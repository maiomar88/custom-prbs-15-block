==> flow/design.v <==
module PSBR #(parameter patt_width = 8, patt_num = 4 ,REPEAT_TIMES = 5)   
(
	input wire 		                                 arst_n,
	input wire 		                                    clk,
	input wire 		                                 enable,
	input wire  [REPEAT_TIMES-1:0]                      n,
	input wire  [((patt_width << patt_num)/4)-1 :0]   Pattern,
	output reg  [patt_width-1:0]  			         byte_out
);
integer I ;
reg [patt_width-1:0] pattArr [patt_num-1:0] ;   
reg [REPEAT_TIMES-1:0] N_count ;
reg [REPEAT_TIMES-1:0] byte_count;        
always @(posedge clk,negedge arst_n) begin
	if (!arst_n) begin
		for (I=0 ; I < patt_num ; I = I +1)
        begin
          pattArr[I] <= 0 ;
        end
	end
	else  begin
		 for (I = 0; I < patt_num; I = I + 1) begin
            pattArr[I] <= Pattern[patt_width*I +: patt_width];
        end	
	end
end
always @(posedge clk or negedge arst_n ) begin 
	if(!arst_n)
              byte_out <=0 ;
 else if(enable) begin
              N_count    <= n ;
              byte_count <= 0 ;
	end else if (N_count == 0)     
             byte_out = {pattArr[0][patt_width - 2:0], Pattern[13]^Pattern[14]} ;
	else begin
		   if(byte_count==patt_num) begin
		   	    N_count    <= N_count-1;
            byte_count <= 1;
			      byte_out   <= pattArr[0];
        end else  begin
          	 byte_out     <= pattArr[byte_count] ;
		       	 byte_count   <= byte_count+1;
    end
	end
end
endmodule 
module PSBR_Top #(parameter patt_width = 8, patt_num = 4 ,REPEAT_TIMES = 5)
	(
	input wire 		                             arst_n,
	input wire 		                                clk,
	input wire 		                             enable,
	input wire  [REPEAT_TIMES-1:0]                    n,
	input wire  [((patt_width << patt_num)/4)-1 :0]   Pattern,
	output wire                                    Valid,
	output wire  [patt_width-1:0]   	    	   byte_out
);   
PSBR  PSBR_Inst(.clk(clk),.arst_n(arst_n),.enable(enable),.n(n),.Pattern(Pattern),.byte_out(byte_out));
pattern_detector pattern_detct_Inst(.clk(clk),.arst_n(arst_n),.byte_out(byte_out),.Valid(Valid),.n(n) );
endmodule 
module pattern_detector  #( parameter REPEAT_TIMES = 5 , patt_width = 8)
(
 input   wire                                    clk,
 input   wire                                 arst_n,
 input   wire [patt_width-1:0]              byte_out, 
 input   wire [REPEAT_TIMES-1:0]                   n, 
 output  reg                                    Valid
);
parameter   [2:0]      IDLE   = 3'b000,
                  A_State     = 3'b001,
					        B_State     = 3'b010,
					        C_State     = 3'b011, 
					        D_State     = 3'b100,
                  Rand_gen    = 3'b101,
                  Err_State   = 3'b110;
reg         [2:0]      current_state , next_state ;
reg                     Valid_comb   , error_flag  ;
reg [REPEAT_TIMES-1:0] count ;		
always @ (posedge clk or negedge arst_n)
 begin
  if(!arst_n)
   begin
    current_state <= IDLE ;
   end
  else
   begin
    current_state <= next_state ;
   end
 end
always @ (*)
 begin
  error_flag     = 1'b0;
  Valid_comb     = 1'b0;
  case(current_state)
  IDLE   : begin
            if(byte_out == 8'h0A)
			 next_state = A_State ;
			else
			 next_state = Err_State ; 			
           end
  A_State  : begin
            if(byte_out == 8'h0B)
       next_state = B_State ;
      else
       next_state = Err_State ;      
           end
  B_State  : begin
            if(byte_out == 8'h0C)
       next_state = C_State ;
      else
       next_state = Err_State;      
           end
 C_State : begin
            if(byte_out == 8'h0D)
       next_state = D_State ;
      else
       next_state = Err_State ;      
           end
  D_State   : begin
          if(count == REPEAT_TIMES-1) 
          begin
                next_state = Rand_gen;  
           end
        else if(byte_out == 8'h0A)
                next_state = A_State ;
      else
       next_state = Err_State ; 
      end
Err_State: begin
         error_flag = 1'b1;
         next_state = IDLE ; 
end
Rand_gen: begin
         Valid_comb = 1'b1 ;
         next_state = IDLE ; 
end
  default: begin
			 next_state = IDLE ; 
           end	
  endcase                 	   
 end  
always @ (posedge clk or negedge arst_n) begin
  if(!arst_n)
               count  <= 0;
   else if (current_state == D_State)
               count  <= count +1;
   else if(current_state == IDLE)
               count  <= 0;
   end
always @ (posedge clk or negedge arst_n)
 begin
  if(!arst_n)
   begin
    Valid <= 1'b0 ;
   end
  else
   begin
    Valid <= Valid_comb ;
   end
 end
endmodule
Tool chain data of PSBR_Top --
What the tools print for PSBR_Top, step after step. Lines are those of the file above, counted from 1. Cell names lack the library's common part. Not given: n/a
Inputs: top PSBR_Top, clock input clk, standard-cell library sky130hd, corner tt_025C_1v80

After elaboration --
Yosys after proc, flatten, opt, wreduce and memory -nomap, before mapping. Print and check cells are not counted. Equal cells are merged and count once.
Word-level totals: register bits after elaboration 59, bits of input ports 40, elaborated cells 53
Cells by class: $add $sub $neg 3, equal/unequal tests 15, mux-type cells 17, bitwise operators 1, reductions and logical operators 7
Operators by type and width (count):
- 2-to-1 mux 5 bit | 7
- equality test 8 x 4 -> 1 bit (second input constant) | 4
- case mux 8 bit (select 4 bit) | 1
- 2-to-1 mux 8 bit | 2
- case mux 3 bit (select 5 bit) | 1
- 2-to-1 mux 3 bit | 4
- adder 5 x 1 -> 5 bit (second input constant) | 2
- equality test 5 x 3 -> 1 bit (second input constant) | 2
- equality test 3 x 2 -> 1 bit (second input constant) | 2
- equality test 3 bit (second input constant) | 2
- subtractor 5 x 1 -> 5 bit (second input constant) | 1
- zero test 5 bit | 1
- equality test 2 bit (second input constant) | 2
- nonzero test 2 bit | 2
- equality test 3 x 1 -> 1 bit (second input constant) | 1
- zero test 3 bit | 1
- AND reduction 3 bit | 1
- equality test 2 x 1 -> 1 bit (second input constant) | 1
- != test 2 bit (second input constant) | 1
- zero test 2 bit | 1
- AND reduction 2 bit | 1
- 2-to-1 mux 2 bit | 1
- XOR 1 bit | 1
- 2-to-1 mux 1 bit | 1

Logic depth --
Yosys ltp: most cells in a row. Word level: on the elaborated netlist, between registers, memories and ports. Mapped: between sequential cells and ports; inverters and the memories' decode and read muxes count.
Depth: word-level depth 4, ABC_AREA 0, depth in mapped cells 7, depth with buffers taken out 5

Synthesis result --
Yosys stat after the flow's synthesis: flattened, memories mapped to cells. It holds for the ABC_AREA given above (unset counts as 0); a run with the other value may have another netlist.
Mapped netlist: mapped cells 214, mapped area 2633.8 um^2, flip-flop cells 63, buffers 11
Cell types:
- dfrtp_1 | count 52, total area 1.3E+03 um^2
- edfxtp_1 | count 10, total area 300.288 um^2
- ha_1 | count 8, total area 100.096 um^2
- a222oi_1 | count 8, total area 80.077 um^2
- nand2_1 | count 19, total area 71.318 um^2
- and3_1 | count 11, total area 68.816 um^2
- o311ai_1 | count 7, total area 61.309 um^2
- nand3_1 | count 11, total area 55.053 um^2
- a21oi_1 | count 10, total area 50.048 um^2
- xnor2_1 | count 5, total area 43.792 um^2
- inv_1 | count 9, total area 33.782 um^2
- nand4bb_1 | count 3, total area 33.782 um^2
- nor3b_1 | count 4, total area 30.029 um^2
- o21ai_0 | count 6, total area 30.029 um^2
- dfstp_2 | count 1, total area 26.275 um^2
- xor2_1 | count 3, total area 26.275 um^2
- nor4b_4 | count 1, total area 23.773 um^2
- mux2_2 | count 2, total area 22.522 um^2
Not listed: further types 25, cells in them 44. The figures by module come from a second, unflattened synthesis with its own total; it is not the netlist above.
Unflattened totals: cell total of the unflattened synthesis 211, area total of the unflattened synthesis 2592.5 um^2
Each row is one instance without its submodules.
Modules:
- PSBR | instances 1, cells 153, area 1983.2 um^2, seq. area 1301.2 um^2
- pattern_detector | instances 1, cells 58, area 609.3 um^2, seq. area 326.6 um^2
- PSBR_Top | instances 1, cells 0, area 0.0 um^2, seq. area 0.0 um^2

Path before layout --
OpenSTA on the mapped netlist: ideal clock, no wires. The path of least setup slack (recovery checks aside). Input and output delay are each 20% of the period. Register names are those of the netlist, which keeps one name where synthesis merged equal registers.
Path after synthesis: path type reg2reg, start point reg PSBR_Inst.byte_count[0], end point reg PSBR_Inst.N_count[0], period 1.84 ns, setup time 0.315 ns, data arrival time 1.426 ns, slack 0.100 ns, path delay 1.741 ns, stages on the path 8, period reached after synthesis 1.74 ns
"path delay" is the arrival time less input delay plus setup time. "stages on the path": output pins that drive a net of the path, with the launching flip-flop's if there is one; two outputs of one cell count as two. "period reached after synthesis" is the clock period less the worst setup slack; recovery checks do not enter. This is arithmetic on one report: input and output delays are still those of the set period (20% each). The rows between start and end are the longest chain of elaborated cells between them; the timing report does not say that the signal goes this way. Where chains are equally long, one stands for them. Each line given opens the expression or statement behind the cell; cells for indexed reads and writes are added by Yosys, which also makes memories of some case tables. At most two assigning lines are given for a register; there are more. Only ways into the end's enable, where the timed path ends, are counted here.
Between the ends, after synthesis: cell sequence edfxtp_1 > inv_1 > ha_1 > nand4bb_1 > buf_2 > buf_2 > nand2_1 > and3_1, length of the longest elaborated chain 3
Ends and longest elaborated chain, after synthesis:
- start, declared | RTL line 13 | reg [REPEAT_TIMES-1:0] byte_count;
- start, assigned | RTL line 32 | byte_count <= 0 ;
- start, assigned | RTL line 42 | byte_count <= byte_count+1;
- equality test 5 x 3 -> 1 bit | RTL line 36 | if(byte_count==patt_num) begin
- nonzero test 2 bit
- AND reduction 3 bit
- end, assigned | RTL line 31 | N_count    <= n ;
- end, assigned | RTL line 37 | N_count <= N_count-1;
- end, declared | RTL line 12 | reg [REPEAT_TIMES-1:0] N_count ;

Timing after layout --
From the final timing report of run 2: the path of least setup slack in the routed layout; clock arrival at registers is part of the times.
Path post-layout: path type reg2out, start point reg PSBR_Inst.byte_out[0], end point out byte_out[0], period 1.78 ns, output delay 0.36 ns, data arrival time 1.35 ns, slack 0.07 ns, stages on the path 2
At most two assigning lines are given for a register; there are more.
Between the ends, post-layout: cell sequence dfrtp_2 > clkdlybuf4s50_1, length of the longest elaborated chain 0
Ends and longest elaborated chain, post-layout:
- start, declared | RTL line 8 | output reg [patt_width-1:0] byte_out
- start, assigned | RTL line 34 | byte_out = {pattArr[0][patt_width - 2:0], Pattern[13]^Pattern[14]} ;
- start, assigned | RTL line 39 | byte_out <= pattArr[0];
- end, declared | RTL line 55 | output wire [patt_width-1:0] byte_out

Ticket comment

2 stored runs of PSBR_Top in the flow (synthesis by Yosys, layout by OpenROAD, sky130hd cells), in arbitrary order. Constraints: input delay and output delay 20% of the set period each, output load 0.01 pF.
"achieved clock period" is the run's clock period less its worst setup slack. It is reckoned from that one timing run; input and output delays stay at 20% of the period that was set.
"power": no workload was simulated; the value follows from the tool's default switching activity.
[run 1] settings: period_ns=2.8, CORE_UTILIZATION=67, PLACE_DENSITY=0.54, CORE_ASPECT_RATIO=0.77, CORE_MARGIN=8, CELL_PAD_IN_SITES_GLOBAL_PLACEMENT=2, CELL_PAD_IN_SITES_DETAIL_PLACEMENT=1, CAP_MARGIN=20, SLEW_MARGIN=20
[run 1] result: did not finish, placement stopped with GPL-0301
[run 2] settings: period_ns=1.78, CORE_UTILIZATION=30, CAP_MARGIN=20, CORE_MARGIN=2, SLEW_MARGIN=20
[run 2] result: chip area after synthesis (Yosys) 2633.8 um^2, die area 9544.3 um^2, utilization 0.395, worst setup slack after layout 0.072 ns, total negative slack 0.000 ns, power 3.032 mW, achieved clock period 1.708 ns
